==> flow/design.v <==
`timescale 1ns / 1ps
module vga(
	input clk,
	input reset,
	output reg [3:0] red,
	output reg [3:0] green,
	output reg [3:0] blue,
	output reg	 hsync,
	output reg	 vsync,
	output [15:0]vga_addr,
	input [7:0] vga_out
    );
parameter hpixels = 12'd800;
parameter vlines = 12'd521;
parameter hbp = 12'd144;
parameter hfp = 12'd784;
parameter vbp = 12'd31;
parameter vfp = 12'd511;
parameter W = 256;
parameter H = 256;
wire [10:0] C1, R1;
reg [11:0] hc_new;
reg [9:0] hc;
reg [9:0] vc;
reg vidon;
reg spriteon;
reg vsenable;
always @ (posedge clk)
	if (reset || vsenable)	hc_new <= 0;
	else					hc_new <= hc_new + 1;
always@* hc = hc_new[11:2];
always@* vsenable = hc == hpixels - 1;
always @* hsync = hc > (127);
always @ (posedge clk)
	if (reset || vc_clr)	vc <= 0;
	else if (vsenable)		vc <= vc + 1;
assign vc_clr = vsenable & (vc == vlines - 1);
always@* vsync = vc > 2;
always @(*) vidon = ((hc < hfp) && (hc > hbp) && (vc < vfp) && (vc > vbp));
assign C1 = 11'd100;
assign R1 = 11'd100;
always @(*) spriteon = ((hc >= C1 + hbp) && (hc < C1 + hbp + W) && (vc >= R1 + vbp) && (vc < R1 + vbp + H));
always @(*)
	begin
		red = 0;
		green = 0;
		blue = 0;
		if ((spriteon == 1) && (vidon == 1))
			begin
				red 	= vga_out[7:4];
				green 	= vga_out[7:4];
				blue	= vga_out[7:4];
			end
	end
reg [17:0] addr_cnt;
always@(posedge clk)
	if(reset)	
		addr_cnt <= 0;
	else if((spriteon == 1) && (vidon == 1))
		addr_cnt <= addr_cnt + 1;
assign vga_addr = 	addr_cnt[17:2];
endmodule
Tool chain data of vga
What the tools print for vga, step after step.
Lines are those of the file above, counted from 1.
Library cell names are shortened.
Not given: n/a
- design top: vga
- clock port: clk
- standard-cell library: sky130hd
- library corner: tt_025C_1v80

Word level
Counts by Yosys on the flattened word-level netlist (proc, flatten, opt, wreduce; memories kept). Register bits leave out memories and registers merged into their read ports (data or address); mux counts leave out enables and synchronous resets folded into registers. Print and check cells are left out. Cells with the same type and inputs are merged into one.
- flip-flop bits (word level): 40
- input bits at 10
- output and inout port bits: 30
- noted elaborated cells: 29
- noted add/subtract/negate cells: 3
- $lt $le $gt $ge: 10
- eq/ne operators at 2
- mux-type cells: 1
- bitwise gates (word level): 1
- reduce/logical cells: 9
- operators by type and width (cell ; count):
    < comparator 10 x 9 -> 1 bit with constant B ; 3
    == test 10 bit with constant B ; 2
    greater-or-equal comparator 10 x 8 -> 1 bit with constant B ; 2
    adder 18 x 1 -> 18 bit with constant B ; 1
    adder 12 x 1 -> 12 bit with constant B ; 1
    adder 10 x 1 -> 10 bit with constant B ; 1
    < comparator 10 bit with constant B ; 1
    > comparator 10 x 2 -> 1 bit with constant B ; 1
    > comparator 10 x 5 -> 1 bit with constant B ; 1
    > comparator 10 x 7 -> 1 bit with constant B ; 1
    > comparator 10 x 8 -> 1 bit with constant B ; 1
    logical AND 1 bit ; 7
    two-way mux 4 bit ; 1
    logical OR 1 bit ; 2
    bitwise AND 1 bit ; 1

Depth
Depth = most cells in a row (Yosys ltp): at word level without a register or memory, in the mapped netlist without a sequential cell, where the memories' decode and read muxes count.
- word-level depth at 6
- ABC_AREA: 1
- depth in mapped cells: 11
- depth with buffers taken out at 11

Mapped cells and area
The flow's flattened synthesis, as Yosys stat reports it; memories are mapped. The netlist is that of the ABC_AREA named above (0 if unset); the other value can give another one.
- cells by type (cell type ; count ; area in all (um2)):
    dfxtp_1 ; 40 ; 800.768
    nand2_1 ; 112 ; 420.403
    inv_1 ; 51 ; 191.434
    buf_4 ; 25 ; 187.68
    nor2_1 ; 47 ; 176.419
    nand3_1 ; 31 ; 155.149
    xor2_1 ; 12 ; 105.101
    a21oi_1 ; 18 ; 90.086
    ha_1 ; 5 ; 62.56
    nand4_1 ; 8 ; 50.048
    nor3_1 ; 10 ; 50.048
    o21ai_0 ; 9 ; 45.043
    xnor2_1 ; 4 ; 35.034
    buf_6 ; 3 ; 33.782
    nand2_4 ; 3 ; 33.782
    nor2_2 ; 4 ; 25.024
    nand3_2 ; 2 ; 20.019
    nor2_8 ; 1 ; 20.019
Not listed: further types 18, cells in them 25.
- noted cells in the netlist: 410
- mapped area at 2685.1 um2
- noted sequential part of the area: 800.8 um2
- flip-flops at 40
- buffer cells at 31

Timing after synthesis
Source: OpenSTA report_checks on the synthesized netlist (no wires, ideal clock, input and output delay 20% of the period each), path of least setup slack; recovery checks are left aside. Register names are those of the netlist, which keeps one name where synthesis merged equal registers.
- path kind: flip-flop to output port
- from: reg vc[0]
- to: out green[0]
- clock period: 2550 ps
- output delay: 510 ps
- time at the first pin at 0 ps
- noted arrival time: 1584 ps
- required time at 2040 ps
- path slack at 456 ps
- noted path delay: 1584 ps
- noted driving pins on the path: 11
- buffers on the path at 2
- period reached after synthesis at 2094 ps
"path delay" = arrival - input delay + setup time.
A path that ends at an output port has no setup time.
"driving pins on the path" counts driving pins, that of a launching flip-flop among them; a cell with two outputs on the path counts twice.
"period reached after synthesis" = period - worst setup slack (recovery checks aside). The figure is calculated, with input and output delays left at 20% of the set period.
Between the ends stands the longest chain of elaborated cells between them, by number of cells; it is not shown to be the way that was timed. Of several equally long chains one is given.
A line is the first line of the expression or statement that the cell stems from. Yosys adds cells for indexed reads and writes and turns some case tables into memories.
- path through: dfxtp_1 ha_1 inv_1 nand3_2 nand3b_1 nand2_2 inv_4 nand2_4 buf_6 nor2_1 buf_4
- cells in the longest elaborated chain at 5
- elaborated cells between the ends (all ways) at 10
- those cells by class: 4 x compare; 1 x mux; 5 x reduce/logical
- ends and longest elaborated chain, post-synthesis (item ; line ; RTL):
    from (decl) ; 24 ; reg [9:0] vc;
    from (assign) ; 35 ; if (reset || vc_clr) vc <= 0;
    from (assign) ; 36 ; else if (vsenable) vc <= vc + 1;
    greater-or-equal comparator 10 x 8 -> 1 bit ; 42 ; always @(*) spriteon = ((hc >= C1 + hbp) && (hc < C1 + hbp + W) && (vc >= R1 + vbp) && (vc < R1 + vbp + H));
    logical AND 1 bit (2 in a row) ; 42 ;
    logical AND 1 bit ; 48 ; if ((spriteon == 1) && (vidon == 1))
    two-way mux 4 bit ; 48 ;
    to (decl) ; 6 ; output reg [3:0] green,
Some nets on the timed path still bear RTL names; the line given drives or declares the net.
- named nets, post-synthesis (signal ; line):
    blue[0] ; 48

Path in the finished layout
Path of least setup slack in the final report of stored run 2 (OpenROAD, finished layout, wires in). Where an end is a register, its clock arrival counts in the times.
The path's times are printed in steps of 10 ps; the period is the one set.
- path kind: flip-flop to output port
- from: reg vc[0]
- to: out blue[0]
- clock period: 3350 ps
- output delay: 670 ps
- time at the first pin at 290 ps
- noted arrival time: 2450 ps
- required time at 2680 ps
- path slack at 230 ps
- noted driving pins on the path: 10
- buffers on the path at 1
Between the ends stands the longest chain of elaborated cells between them, by number of cells; it is not shown to be the way that was timed. Of several equally long chains one is given.
- path through: dfxtp_1 ha_1 inv_1 nand3_2 nand3b_1 nand2_2 inv_4 nand2_4 nor2_1 clkdlybuf4s50_1
- cells in the longest elaborated chain at 5
- elaborated cells between the ends (all ways) at 10
- those cells by class: 4 x compare; 1 x mux; 5 x reduce/logical
- ends and longest elaborated chain, post-layout (item ; line ; RTL):
    from (decl) ; 24 ; reg [9:0] vc;
    from (assign) ; 35 ; if (reset || vc_clr) vc <= 0;
    from (assign) ; 36 ; else if (vsenable) vc <= vc + 1;
    greater-or-equal comparator 10 x 8 -> 1 bit ; 42 ; always @(*) spriteon = ((hc >= C1 + hbp) && (hc < C1 + hbp + W) && (vc >= R1 + vbp) && (vc < R1 + vbp + H));
    logical AND 1 bit (2 in a row) ; 42 ;
    logical AND 1 bit ; 48 ; if ((spriteon == 1) && (vidon == 1))
    two-way mux 4 bit ; 48 ;
    to (decl) ; 7 ; output reg [3:0] blue,

Subject: vga on sky130hd, stored results

Hello all,

Measured results for vga: 2 stored runs of the Yosys and OpenROAD flow on sky130hd. The settings differ; the order carries no meaning. The constraints put input and output delay at 20% of the set period each and load the outputs with 0.01 pF.
"clock period reached": clock period set for the run, less the worst setup slack. It is reckoned from that one timing run; input and output delays stay at 20% of the period that was set.
"total power after layout" rests on the timing tool's default activity at the inputs, not on a simulated workload.

Stored run 1
Settings were period_ns = 2.8; CORE_UTILIZATION = 65; SETUP_SLACK_MARGIN = -0.14; PLACE_DENSITY_LB_ADDON = 0.02; CORE_ASPECT_RATIO = 0.98; CELL_PAD_IN_SITES_GLOBAL_PLACEMENT = 3; CELL_PAD_IN_SITES_DETAIL_PLACEMENT = 0; CAP_MARGIN = 0; SLEW_MARGIN = 5; CORE_MARGIN = 2
- not finished: placement ended with error FLW-0024

Stored run 2
Settings were period_ns = 3.35; CORE_UTILIZATION = 45; SETUP_SLACK_MARGIN = -0.17; PLACE_DENSITY_LB_ADDON = 0.1; CELL_PAD_IN_SITES_GLOBAL_PLACEMENT = 2; TNS_END_PERCENT = 80; ABC_AREA = 1; GPL_ROUTABILITY_DRIVEN = 0; CTS_CLUSTER_SIZE = 36; CAP_MARGIN = 20; CORE_MARGIN = 2; SLEW_MARGIN = 20
- total power after layout: 822.7 uW
- die footprint: 6600.8 um2
- noted the worst setup slack after layout: 232 ps
- standard-cell area after routing at 2989.1 um2
- noted the chip area in the Yosys report: 2685.1 um2
- utilization after routing at 51.1 %
- clock period reached: 3118 ps

Thanks
